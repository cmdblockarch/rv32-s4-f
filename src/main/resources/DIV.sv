==> flow/design.v <==
module DIV (
  input clock, reset,
  input flush,
  output in_ready,
  input in_valid,
  input in_sign,
  input [31:0] in_a, in_b,
  input out_ready,
  output out_valid,
  output [31:0] out_quot,
  output [31:0] out_rem
);
  parameter ST_HOLD = 6'b111111;
  parameter ST_IDLE = 6'd32;
  reg [5:0] state, state_next;
  wire st_hold = state == ST_HOLD;
  wire st_idle = state == ST_IDLE;
  reg [63:0] a, a_next;
  reg [31:0] b, b_next;
  reg qs, qs_next;
  reg rs, rs_next;
  reg [31:0] q, q_next;
  wire [32:0] rem = a[63:31] - {1'b0, b};
  always @(posedge clock) begin
    if (reset) begin
      state <= ST_IDLE;
    end else begin
      state <= state_next;
      a <= a_next;
      b <= b_next;
      qs <= qs_next;
      rs <= rs_next;
      q <= q_next;
    end
  end
  wire in_as = in_a[31] & in_sign;
  wire in_bs = in_b[31] & in_sign;
  always_comb begin
    state_next = state;
    a_next = a;
    b_next = b;
    qs_next = qs;
    rs_next = rs;
    q_next = q;
    if (in_ready & in_valid) begin
      state_next = flush ? ST_IDLE : 6'd31;
      a_next = {32'b0, ({32{in_as}} ^ in_a) + {31'b0, in_as}};
      b_next = ({32{in_bs}} ^ in_b) + {31'b0, in_bs};
      qs_next = (in_a[31] ^ in_b[31]) & in_sign;
      rs_next = in_a[31] & in_sign;
    end
    if (st_idle) begin
      if (in_valid) ;
    end else if (st_hold) begin
      if (flush | out_ready) begin
        state_next = ST_IDLE;
      end
    end else begin
      if (flush) begin
        state_next = ST_IDLE;
      end else begin
        state_next = state - 1;
        a_next = rem[32] ? {a[62:0], 1'b0} : {rem[31:0], a[30:0], 1'b0};
        q_next = {q[30:0], ~rem[32]};
      end
    end
  end
  assign in_ready = st_idle;
  assign out_valid = st_hold;
  assign out_quot = ({32{qs}} ^ q) + {31'b0, qs};
  assign out_rem  = ({32{rs}} ^ a[63:32]) + {31'b0, rs};
endmodule
======== Tool chain data of DIV ========
What the tools print for DIV, step after step.
Lines are those of the file above, counted from 1.
Library cell names are shortened.
Not given: --
set-up
  design top .............................. DIV
  clock input ............................. clock
  standard-cell library ................... sky130hd
  corner .................................. tt_025C_1v80

======== Word level ========
Source: Yosys, flattened and elaborated, memories not mapped. Widths are those after wreduce. Registers that Yosys merges into a memory's read port (data or address) are not register bits. Print and check cells do not count. Equal cells are merged and count once.
bit counts
  latch bits .............................. 0
  word width x clocked read ports ......... 0
  memory bits (writable) .................. 0
  ROM bits ................................ 0
  elaborated cells ........................ 42
  input bits .............................. 70
  memories kept ........................... 0
  output and inout bits ................... 66
  bits in registers ....................... 136
operators by class
  shift operators ......................... 0
  reduce/logical cells .................... 2
  divide/modulo/power cells ............... 0
  bitwise gates (word level) .............. 15
  order comparisons ....................... 0
  $mul .................................... 0
  equality and inequality tests ........... 2
  mux-type cells .......................... 11
  $add $sub $neg .......................... 6
operators with widths
  kind                                       count
  two-way mux 64 bit                         5
  adder 32 x 1 -> 32 bit                     4
  bitwise XOR 32 bit                         4
  two-way mux 6 bit                          6
  subtractor 33 x 32 -> 33 bit               1
  equality test 6 bit with constant B        2
  subtractor 6 x 1 -> 6 bit with constant B  1
  inverter 1 bit                             5
  AND 1 bit                                  4
  AND reduction 4 bit                        1
  AND reduction 2 bit                        1
  bitwise OR 1 bit                           1
  bitwise XOR 1 bit                          1

======== Longest topological paths ========
Depth = most cells in a row (Yosys ltp): at word level without a register or memory, in the mapped netlist without a sequential cell, where the memories' decode and read muxes count.
logic depth
  word-level depth ........................ 7
  ABC_AREA ................................ 0
  gate-level depth with buffers ........... 14
  mapped depth without buffers ............ 12

======== Mapped cells and area ========
The flow's flattened synthesis, as Yosys stat reports it; memories are mapped. The netlist is that of the ABC_AREA named above (0 if unset); the other value can give another one.
cell types
  cell      count  total area (um^2)
  edfxtp_1  130    3.9E+03
  xnor2_1   132    1.16E+03
  a21oi_1   125    625.6
  xor2_1    63     551.779
  ha_1      42     525.504
  nand3_1   83     415.398
  nor2_1    108    405.389
  nand2_1   96     360.346
  o21ai_0   62     310.298
  inv_1     69     258.998
  mux2i_1   24     240.23
  clkbuf_1  60     225.216
  a21o_1    25     187.68
  o22ai_1   30     187.68
  a31oi_1   28     175.168
  nand2b_1  25     156.4
  and3_1    22     137.632
  nor3_1    26     130.125
Other cell types: 75; their cells: 288.
synthesis totals
  buffers ................................. 89
  flip-flop cells ......................... 136
  sequential area ......................... 4023.9 um^2
  mapped cells ............................ 1438
  mapped area ............................. 12331.8 um^2

======== Timing after synthesis ========
OpenSTA on the mapped netlist: ideal clock, no wires. The path of least setup slack (recovery checks aside). Input and output delay are each 20% of the period. Register names are those of the netlist, which keeps one name where synthesis merged equal registers.
timing path post-synthesis
  path kind ............................... register -> register
  from .................................... reg state[0]
  to ...................................... reg b[0]
  clock period ............................ 4.11 ns
  library setup time ...................... 0.425 ns
  path slack .............................. 0.248 ns
  data required time ...................... 3.685 ns
  delay of the path ....................... 3.862 ns
  path buffers ............................ 2
  time at the first pin ................... 0.000 ns
  data arrival time ....................... 3.437 ns
  stages on the path ...................... 9
  synthesis period reached ................ 3.862 ns
"delay of the path" = arrival - input delay + setup time.
"stages on the path" counts driving pins, that of a launching flip-flop among them; a cell with two outputs on the path counts twice.
"synthesis period reached" = period - worst setup slack (recovery checks aside). The figure is calculated, with input and output delays left at 20% of the set period.
The rows between start and end are the longest chain of elaborated cells between them; the timing report does not say that the signal goes this way. Where chains are equally long, one stands for them.
A line is the first line of the expression or statement that the cell stems from. Yosys adds cells for indexed reads and writes and turns some case tables into memories.
on the way, post-synthesis
  cell sequence ........................... dfxtp_1 -> inv_1 -> ha_1 -> nand2_1 -> nor3b_1 -> nand2_1 -> clkbuf_1 -> clkbuf_1 -> nor2_1
  length of the longest elaborated chain .. 3
  elaborated cells on any way between the ends .. 3
  source lines of those cells ............. 2
  classes of those cells .................. 1 x eq/ne; 1 x logic; 1 x reduce/logical
ends and longest elaborated chain, post-synthesis
  element              RTL line  text
  start: declaration   15        reg [5:0] state, state_next;
  start: assignment    26        state <= ST_IDLE;
  start: assignment    28        state <= state_next;
  equality test 6 bit  17        wire st_idle = state == ST_IDLE;
  AND 1 bit            45        if (in_ready & in_valid) begin
  AND reduction 2 bit  --
  end: assignment      30        b <= b_next;
  end: declaration     19        reg [31:0] b, b_next;
Some nets on the timed path still bear RTL names; the line given drives or declares the net.
nets with RTL names, path post-synthesis
  net       RTL line
  in_ready  17

======== Timing after layout ========
Path of least setup slack in the final report of flow run A (OpenROAD, finished layout, wires in). Where an end is a register, its clock arrival counts in the times.
timing path after layout
  path kind ............................... register -> output
  from .................................... reg qs
  to ...................................... out out_quot[29]
  path buffers ............................ 2
  clock period ............................ 3.51 ns
  stages on the path ...................... 11
  data arrival time ....................... 2.95 ns
  external output delay ................... 0.70 ns
  data required time ...................... 2.81 ns
  time at the first pin ................... 0.43 ns
  path slack .............................. -0.14 ns
The rows between start and end are the longest chain of elaborated cells between them; the timing report does not say that the signal goes this way. Where chains are equally long, one stands for them.
on the way, after layout
  cell sequence ........................... edfxtp_1 -> or4b_4 -> mux2i_4 -> nand4_4 -> nor4_4 -> a21boi_4 -> buf_6 -> mux2i_1 -> nand2_1 -> xor2_1 -> buf_2
  length of the longest elaborated chain .. 2
  elaborated cells on any way between the ends .. 2
  source lines of those cells ............. 1
  classes of those cells .................. 1 x add/sub; 1 x logic
ends and longest elaborated chain, after layout
  element                 RTL line  text
  start: declaration      20        reg qs, qs_next;
  start: assignment       31        qs <= qs_next;
  bitwise XOR 32 bit      70        assign out_quot = ({32{qs}} ^ q) + {31'b0, qs};
  adder 32 x 1 -> 32 bit  70
  end: declaration        10        output [31:0] out_quot,

Wiki page: DIV / flow data

Stored flow runs of DIV (2 of them; Yosys, OpenROAD, sky130hd). They differ in their settings and are not a sequence. Constraints: input delay and output delay 20% of the set period each, output load 0.01 pF.
"achieved clock period (ns)" means the clock period less the worst setup slack. The figure is calculated, with input and output delays left at 20% of the set period.
"worst setup path time (ns)" = time allowed to the worst setup path (clock period - input delay - output delay, where it has them) - its slack; a late launch clock adds to it, a late capture clock takes from it.
"finish__power__total" is the tool's figure for a default switching activity; nothing was simulated.

Flow files of flow run A
==> flow/run.sh <==
#!/bin/bash
# the make line also repeats the synthesis and layout settings of config.mk as NAME=value (left out here)
make -C /OpenROAD-flow-scripts/flow DESIGN_CONFIG=/design/flow/config.mk WORK_HOME=/design/flow/orfs CLKGATE_MAP_FILE= finish
==> flow/config.mk <==
export PLATFORM = sky130hd
export DESIGN_NAME = DIV
export DESIGN_NICKNAME = DIV
export VERILOG_FILES = /design/flow/design.v
export SDC_FILE = /design/flow/constraint.sdc
export NUM_CORES = 4
export LEC_CHECK = 0
export CAP_MARGIN = 20
export CORE_MARGIN = 2
export CORE_UTILIZATION = 49
export GPL_ROUTABILITY_DRIVEN = 0
export MAX_ROUTING_LAYER = met4
export PLACE_DENSITY_LB_ADDON = 0.17
export SLEW_MARGIN = 20
export TNS_END_PERCENT = 15
==> flow/constraint.sdc <==
create_clock -name core_clock -period 3.51 [get_ports {clock}]
set_input_delay 0.7020 -clock core_clock [delete_from_list [all_inputs] [get_ports {clock}]]
set_output_delay 0.7020 -clock core_clock [all_outputs]
set_load 0.01 [all_outputs]

report of flow run A
yosys chip area after synthesis (um^2): 12331.8
finish__design__die__area: 26451.8
finish__design__instance__area__stdcell: 16096.7
finish__design__instance__utilization: 0.6448
finish__timing__setup__ws: -0.137
finish__timing__setup__tns: -1.091
finish__timing__hold__ws: 0.469
finish__power__total: 1.306e-02
achieved clock period (ns): 3.647
worst setup path time (ns): 2.95
worst setup path kind: register -> output

Flow files of flow run B
==> flow/run.sh <==
#!/bin/bash
# the make line also repeats the synthesis and layout settings of config.mk as NAME=value (left out here)
make -C /OpenROAD-flow-scripts/flow DESIGN_CONFIG=/design/flow/config.mk WORK_HOME=/design/flow/orfs CLKGATE_MAP_FILE= finish
==> flow/config.mk <==
export PLATFORM = sky130hd
export DESIGN_NAME = DIV
export DESIGN_NICKNAME = DIV
export VERILOG_FILES = /design/flow/design.v
export SDC_FILE = /design/flow/constraint.sdc
export NUM_CORES = 4
export LEC_CHECK = 0
export CAP_MARGIN = 20
export CELL_PAD_IN_SITES_GLOBAL_PLACEMENT = 3
export CORE_MARGIN = 2
export CORE_UTILIZATION = 36
export CTS_CLUSTER_DIAMETER = 315
export PLACE_DENSITY = 0.44
export SETUP_SLACK_MARGIN = 0.57
export SLEW_MARGIN = 20
==> flow/constraint.sdc <==
create_clock -name core_clock -period 2.41 [get_ports {clock}]
set_input_delay 0.4820 -clock core_clock [delete_from_list [all_inputs] [get_ports {clock}]]
set_output_delay 0.4820 -clock core_clock [all_outputs]
set_load 0.01 [all_outputs]

report of flow run B
yosys chip area after synthesis (um^2): 12331.8
finish__design__die__area: 35751.2
finish__design__instance__area__stdcell: 22058.7
finish__design__instance__utilization: 0.6562
finish__timing__setup__ws: -1.054
finish__timing__setup__tns: -65.621
finish__timing__hold__ws: 0.455
finish__power__total: 2.700e-02
achieved clock period (ns): 3.464
worst setup path time (ns): 2.98
worst setup path kind: register -> output
