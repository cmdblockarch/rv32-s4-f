==> flow/design.v <==
module MUL_radix_4 (
  input clock, reset,
  input flush,
  output in_ready,
  input in_valid,
  input [1:0] in_sign,
  input [31:0] in_a, in_b,
  input out_ready,
  output out_valid,
  output [63:0] out_prod
);
  reg [5:0] state, state_next;
  wire st_idle = state == 0;
  wire st_hold = state == 6'd34;
  reg [33:0] a, a_next;
  reg [33:0] b, b_next;
  wire [67:0] s = {a, 34'b0};
  wire [67:0] ds = {s[66:0], 1'b0};
  wire [67:0] ms = {~a + 1, 34'b0};
  wire [67:0] mds = {ms[66:0], 1'b0};
  reg [67:0] prod, prod_next;
  reg [67:0] prod_next_add;
  always_comb begin
    case ({b[state+1], b[state], b[state-1]})
      3'b001, 3'b010 : prod_next_add = s;
      3'b011         : prod_next_add = ds;
      3'b100         : prod_next_add = mds;
      3'b101, 3'b110 : prod_next_add = ms;
      default        : prod_next_add = 0;
    endcase
  end
  wire [67:0] prod_next_uns = prod + prod_next_add;
  always @(posedge clock) begin
    if (reset) begin
      state <= 0;
    end else begin
      state <= state_next;
      prod <= prod_next;
      a <= a_next;
      b <= b_next;
    end
  end
  wire [33:0] in_sa = {{2{in_sign[1] & in_a[31]}}, in_a};
  wire [67:0] in_s = {in_sa, 34'b0};
  wire [67:0] in_ms = {~in_sa + 1, 34'b0};
  always_comb begin
    state_next = state;
    prod_next = prod;
    a_next = a;
    b_next = b;
    if (in_ready & in_valid) begin
      state_next = flush ? 0 : 6'd2;
      case (in_b[1:0])
        2'b01: prod_next = {{2{in_s[67]}}, in_s[67:2]};
        2'b10: prod_next = {in_ms[67], in_ms[67:1]};
        2'b11: prod_next = {{2{in_ms[67]}}, in_ms[67:2]};
        default: prod_next = 0;
      endcase
      a_next = in_sa;
      b_next = {{2{in_sign[0] & in_b[31]}}, in_b};
    end
    if (st_idle) begin
      if (in_valid) ;
    end else if (st_hold) begin
      if (flush | out_ready) begin
        state_next = 0;
      end
    end else begin
      if (flush) begin
        state_next = 0;
      end else begin
        state_next = state + 6'd2;
        prod_next = {{2{prod_next_uns[67]}}, prod_next_uns[67:2]};
      end
    end
  end
  assign in_ready = st_idle;
  assign out_valid = st_hold;
  assign out_prod = prod[63:0];
endmodule
Tool chain data of MUL_radix_4
The steps from the RTL of MUL_radix_4 to its reports follow in flow order.
Lines are those of the file above, counted from 1.
Operators carry their Yosys type and port widths (W data, S select, Z words).
Cell names lack the library's common part.
{ "setup": {"top": "MUL_radix_4", "clk_port": "clock", "library": "sky130hd", "lib_corner": "tt_025C_1v80"} }

Elaborated design
Counts by Yosys on the flattened word-level netlist (proc, flatten, opt, wreduce; memories kept). Register bits leave out memories and registers merged into their read ports (data or address); mux counts leave out enables and synchronous resets folded into registers. Print and check cells are left out. Cells with the same type and inputs are merged into one.
{ "bits": {"clocked_rd_ports_x_width": 0, "regBits": 140, "input_bits": 71, "latchBits": 0, "wordCells": 46, "ramBits": 0, "mem_count": 0, "mem_bits_ro": 0} }
{ "op_classes": {"shift": 3, "n_div": 0, "n_mux": 12, "reduce_logical": 4, "add_sub_neg": 6, "compare": 0, "mul": 0, "logic": 7, "eq_ne": 10} }
{ "op_table": {"columns": ["cell", "n"], "rows": [
  ["$pmux W68 S4", 1],
  ["$mux W68", 4],
  ["$pmux W68 S3", 1],
  ["$add A34 B1 Y34 const B", 2],
  ["$not A34 Y34", 2],
  ["$add A68 B68 Y68", 1],
  ["$shiftx A34 B6 Y1", 1],
  ["$shiftx A34 B7 Y1", 1],
  ["$shiftx A34 B8 Y1", 1],
  ["$mux W6", 5],
  ["$eq A3 B3 Y1 const B", 3],
  ["$add A6 B1 Y7 const B", 1],
  ["$sub A6 B1 Y7 const B", 1],
  ["$eq A3 B2 Y1 const B", 2],
  ["$add A6 B2 Y6 const B", 1],
  ["$eq A6 B6 Y1 const B", 1],
  ["$logic_not A6 Y1", 1],
  ["$eq A2 B2 Y1 const B", 2],
  ["$reduce_or A2 Y1", 2],
  ["$and A1 B1 Y1", 3],
  ["$eq A3 B1 Y1 const B", 1],
  ["$eq A2 B1 Y1 const B", 1],
  ["$reduce_and A2 Y1", 1],
  ["$mux W2", 1],
  ["$or A1 B1 Y1", 1],
  ["$not A1 Y1", 1]
]} }

Depth
Longest topological path by Yosys (ltp), each cell counted once; first at word level (registers and memories cut), then after technology mapping (sequential cells cut; the memories' decode and read muxes count).
{ "logic_depth": {"depth_word": 9, "abc_area": 0, "ltp_mapped": 27, "depth_no_buf": 23} }

After synthesis
Yosys stat after the flow's synthesis: flattened, memories mapped to cells. It holds for the ABC_AREA given above (unset counts as 0); a run with the other value may have another netlist.
{ "by_type": {"columns": ["cell_type", "n", "area_total_um2"], "rows": [
  ["edfxtp_1", 134, 4.02E+03],
  ["nand2_1", 156, 585.562],
  ["xnor2_1", 66, 578.054],
  ["ha_1", 40, 500.48],
  ["buf_4", 64, 480.461],
  ["xor2_1", 53, 464.195],
  ["a21oi_1", 88, 440.422],
  ["o21ai_0", 80, 400.384],
  ["nor2_1", 95, 356.592],
  ["mux4_1", 12, 315.302],
  ["mux4_2", 14, 315.302],
  ["a221o_1", 28, 280.269],
  ["clkbuf_1", 59, 221.462],
  ["nor3_1", 43, 215.206],
  ["o211ai_1", 26, 195.187],
  ["or3_1", 30, 187.68],
  ["a21o_1", 20, 150.144],
  ["dfxtp_1", 6, 120.115]
]} }
Not listed: further types 62, cells in them 243.
{ "synth_totals": {"ffs": 140, "synth_area_um2": 11579.9, "cell_count": 1257} }

Timing after synthesis
Source: OpenSTA report_checks on the synthesized netlist (no wires, ideal clock, input and output delay 20% of the period each), path of least setup slack; recovery checks are left aside. Register names are those of the netlist, which keeps one name where synthesis merged equal registers.
{ "synth_timing": {"path_type": "reg2reg", "start": "register state[1]", "end": "register prod[67]", "path_delay_ps": 5979, "period_ps": 6260, "stages": 26, "required_time_ps": 6090, "setup_slack_ps": 282, "t_arrival_ps": 5809, "period_less_setup_slack_ps": 5978} }
"path_delay_ps" = arrival - input delay + setup time.
"stages" counts driving pins, that of a launching flip-flop among them; a cell with two outputs on the path counts twice.
"period_less_setup_slack_ps" is the clock period less the worst setup slack; recovery checks do not enter. This is arithmetic on one report: input and output delays are still those of the set period (20% each).
Between the ends stands the longest chain of elaborated cells between them, by number of cells; it is not shown to be the way that was timed. Of several equally long chains one is given.
A line is the first line of the expression or statement that the cell stems from. Yosys adds cells for indexed reads and writes and turns some case tables into memories.
{ "synth_via": {"path_cell_list": "dfxtp_1 -> buf_6 -> buf_2 -> inv_1 -> ha_1 -> buf_1 -> mux4_1 -> mux2_2 -> a222oi_1 -> a21o_2 -> clkbuf_1 -> nor3_2 -> clkbuf_1 -> o21ai_0 -> o311ai_0 -> ha_1 -> or3_1 -> a211oi_1 -> nor3_1 -> o21bai_1 -> a21oi_1 -> o211ai_1 -> a21oi_1 -> or3_1 -> and3_1 -> nor4_2", "elab_chain_cells": 9, "cells_between": 22, "lines_between": 8} }
{ "synth_lines": {"columns": ["item", "line_no", "source"], "rows": [
  ["start, declared", 12, "reg [5:0] state, state_next;"],
  ["start, assigned", 35, "state <= 0;"],
  ["start, assigned", 37, "state <= state_next;"],
  ["$sub A6 B1 Y7", 24, "case ({b[state+1], b[state], b[state-1]})"],
  ["$shiftx A34 B7 Y1", 24, null],
  ["$eq A3 B3 Y1", 24, null],
  ["$reduce_or A2 Y1", 24, null],
  ["$pmux W68 S4", 24, null],
  ["$add A68 B68 Y68", 32, "wire [67:0] prod_next_uns = prod + prod_next_add;"],
  ["$mux W68", 69, "if (flush) begin"],
  ["$mux W68", 64, "end else if (st_hold) begin"],
  ["$mux W68", 62, "if (st_idle) begin"],
  ["end, assigned", 38, "prod <= prod_next;"],
  ["end, declared", 21, "reg [67:0] prod, prod_next;"]
]} }

Worst path after layout
Path of least setup slack in the final report of job 1 (OpenROAD, finished layout, wires in). Where an end is a register, its clock arrival counts in the times.
The path's times are printed in steps of 10 ps; the period is the one set.
{ "layout_timing": {"path_type": "reg2reg", "start": "register state[2]", "end": "register prod[67]", "period_ps": 4310, "required_time_ps": 4600, "t_arrival_ps": 5570, "stages": 26, "setup_slack_ps": -980} }
Between the ends stands the longest chain of elaborated cells between them, by number of cells; it is not shown to be the way that was timed. Of several equally long chains one is given.
{ "layout_via": {"path_cell_list": "dfxtp_2 -> inv_1 -> ha_2 -> a21boi_4 -> xnor2_4 -> mux2_4 -> a222oi_1 -> buf_4 -> a21o_4 -> buf_12 -> nor2_4 -> nand2_2 -> o21ai_2 -> a221o_1 -> ha_2 -> or3_4 -> o221ai_2 -> nor3_2 -> o21bai_1 -> buf_4 -> a21oi_4 -> o211ai_1 -> a21oi_2 -> or3_4 -> and3_4 -> nor4_2", "elab_chain_cells": 9, "cells_between": 22, "lines_between": 8} }
{ "layout_lines": {"columns": ["item", "line_no", "source"], "rows": [
  ["start, declared", 12, "reg [5:0] state, state_next;"],
  ["start, assigned", 35, "state <= 0;"],
  ["start, assigned", 37, "state <= state_next;"],
  ["$sub A6 B1 Y7", 24, "case ({b[state+1], b[state], b[state-1]})"],
  ["$shiftx A34 B7 Y1", 24, null],
  ["$eq A3 B3 Y1", 24, null],
  ["$reduce_or A2 Y1", 24, null],
  ["$pmux W68 S4", 24, null],
  ["$add A68 B68 Y68", 32, "wire [67:0] prod_next_uns = prod + prod_next_add;"],
  ["$mux W68", 69, "if (flush) begin"],
  ["$mux W68", 64, "end else if (st_hold) begin"],
  ["$mux W68", 62, "if (st_idle) begin"],
  ["end, assigned", 38, "prod <= prod_next;"],
  ["end, declared", 21, "reg [67:0] prod, prod_next;"]
]} }

Wiki page: MUL_radix_4 / flow data

Module MUL_radix_4, platform sky130hd: 2 stored runs of the flow (Yosys, OpenROAD) with differing settings, in no particular order. Input and output delays are each 20% of the period that was set; the output load is 0.01 pF.
By "period_reached_ps" is meant the clock period of the run minus its worst setup slack. This is arithmetic on one report: input and output delays are still those of the set period (20% each).
"timing.worst_path_ps" means the part of the period allowed to the worst setup path (the constraints hold back 20% at inputs and 20% at outputs) less its slack; where the path has registers, the arrival times of their clocks count too.
By "final_power_uw" is meant OpenSTA's value without simulated activity: inputs other than the clock are taken to toggle once in ten clock periods, and the tool carries that through the logic.
"timing.worst_path_ps" is known to 10 ps.

Job 1
==> flow/run.sh <==
#!/bin/bash
# the make line also repeats the synthesis and layout settings of config.mk as NAME=value (left out here)
make -C /OpenROAD-flow-scripts/flow DESIGN_CONFIG=/design/flow/config.mk WORK_HOME=/design/flow/orfs CLKGATE_MAP_FILE= finish
==> flow/config.mk <==
export PLATFORM = sky130hd
export DESIGN_NAME = MUL_radix_4
export DESIGN_NICKNAME = MUL_radix_4
export VERILOG_FILES = /design/flow/design.v
export SDC_FILE = /design/flow/constraint.sdc
export NUM_CORES = 4
export LEC_CHECK = 0
export CAP_MARGIN = 20
export CORE_MARGIN = 2
export CORE_UTILIZATION = 40
export SLEW_MARGIN = 20
==> flow/constraint.sdc <==
create_clock -name core_clock -period 4.31 [get_ports {clock}]
set_input_delay 0.8620 -clock core_clock [delete_from_list [all_inputs] [get_ports {clock}]]
set_output_delay 0.8620 -clock core_clock [all_outputs]
set_load 0.01 [all_outputs]

==> results of job 1, as JSON <==
{
  "fin_hold_ws_ps": 640,
  "timing.worst_path_ps": 5290,
  "worstPathKind": "reg2reg",
  "period_reached_ps": 5286,
  "design_die_area_um2": 30326.5,
  "layout_stdcell_area_um2": 16854.9,
  "util_pct": 58.9,
  "final_power_uw": 6028,
  "synth_chip_area_um2": 11579.9,
  "worstSetupSlack_ps": -976
}

Job 2
==> flow/run.sh <==
#!/bin/bash
# the make line also repeats the synthesis and layout settings of config.mk as NAME=value (left out here)
make -C /OpenROAD-flow-scripts/flow DESIGN_CONFIG=/design/flow/config.mk WORK_HOME=/design/flow/orfs CLKGATE_MAP_FILE= finish
==> flow/config.mk <==
export PLATFORM = sky130hd
export DESIGN_NAME = MUL_radix_4
export DESIGN_NICKNAME = MUL_radix_4
export VERILOG_FILES = /design/flow/design.v
export SDC_FILE = /design/flow/constraint.sdc
export NUM_CORES = 4
export LEC_CHECK = 0
export CAP_MARGIN = 20
export CELL_PAD_IN_SITES_GLOBAL_PLACEMENT = 1
export CORE_MARGIN = 8
export CORE_UTILIZATION = 72
export GPL_ROUTABILITY_DRIVEN = 1
export GPL_TIMING_DRIVEN = 0
export HOLD_SLACK_MARGIN = 0.08
export MAX_ROUTING_LAYER = met5
export PLACE_DENSITY = 0.64
export SLEW_MARGIN = 5
==> flow/constraint.sdc <==
create_clock -name core_clock -period 5.39 [get_ports {clock}]
set_input_delay 1.0780 -clock core_clock [delete_from_list [all_inputs] [get_ports {clock}]]
set_output_delay 1.0780 -clock core_clock [all_outputs]
set_load 0.01 [all_outputs]

==> results of job 2, as JSON <==
{
  "outcome": "no final report: placement broke off with GPL-0301"
}
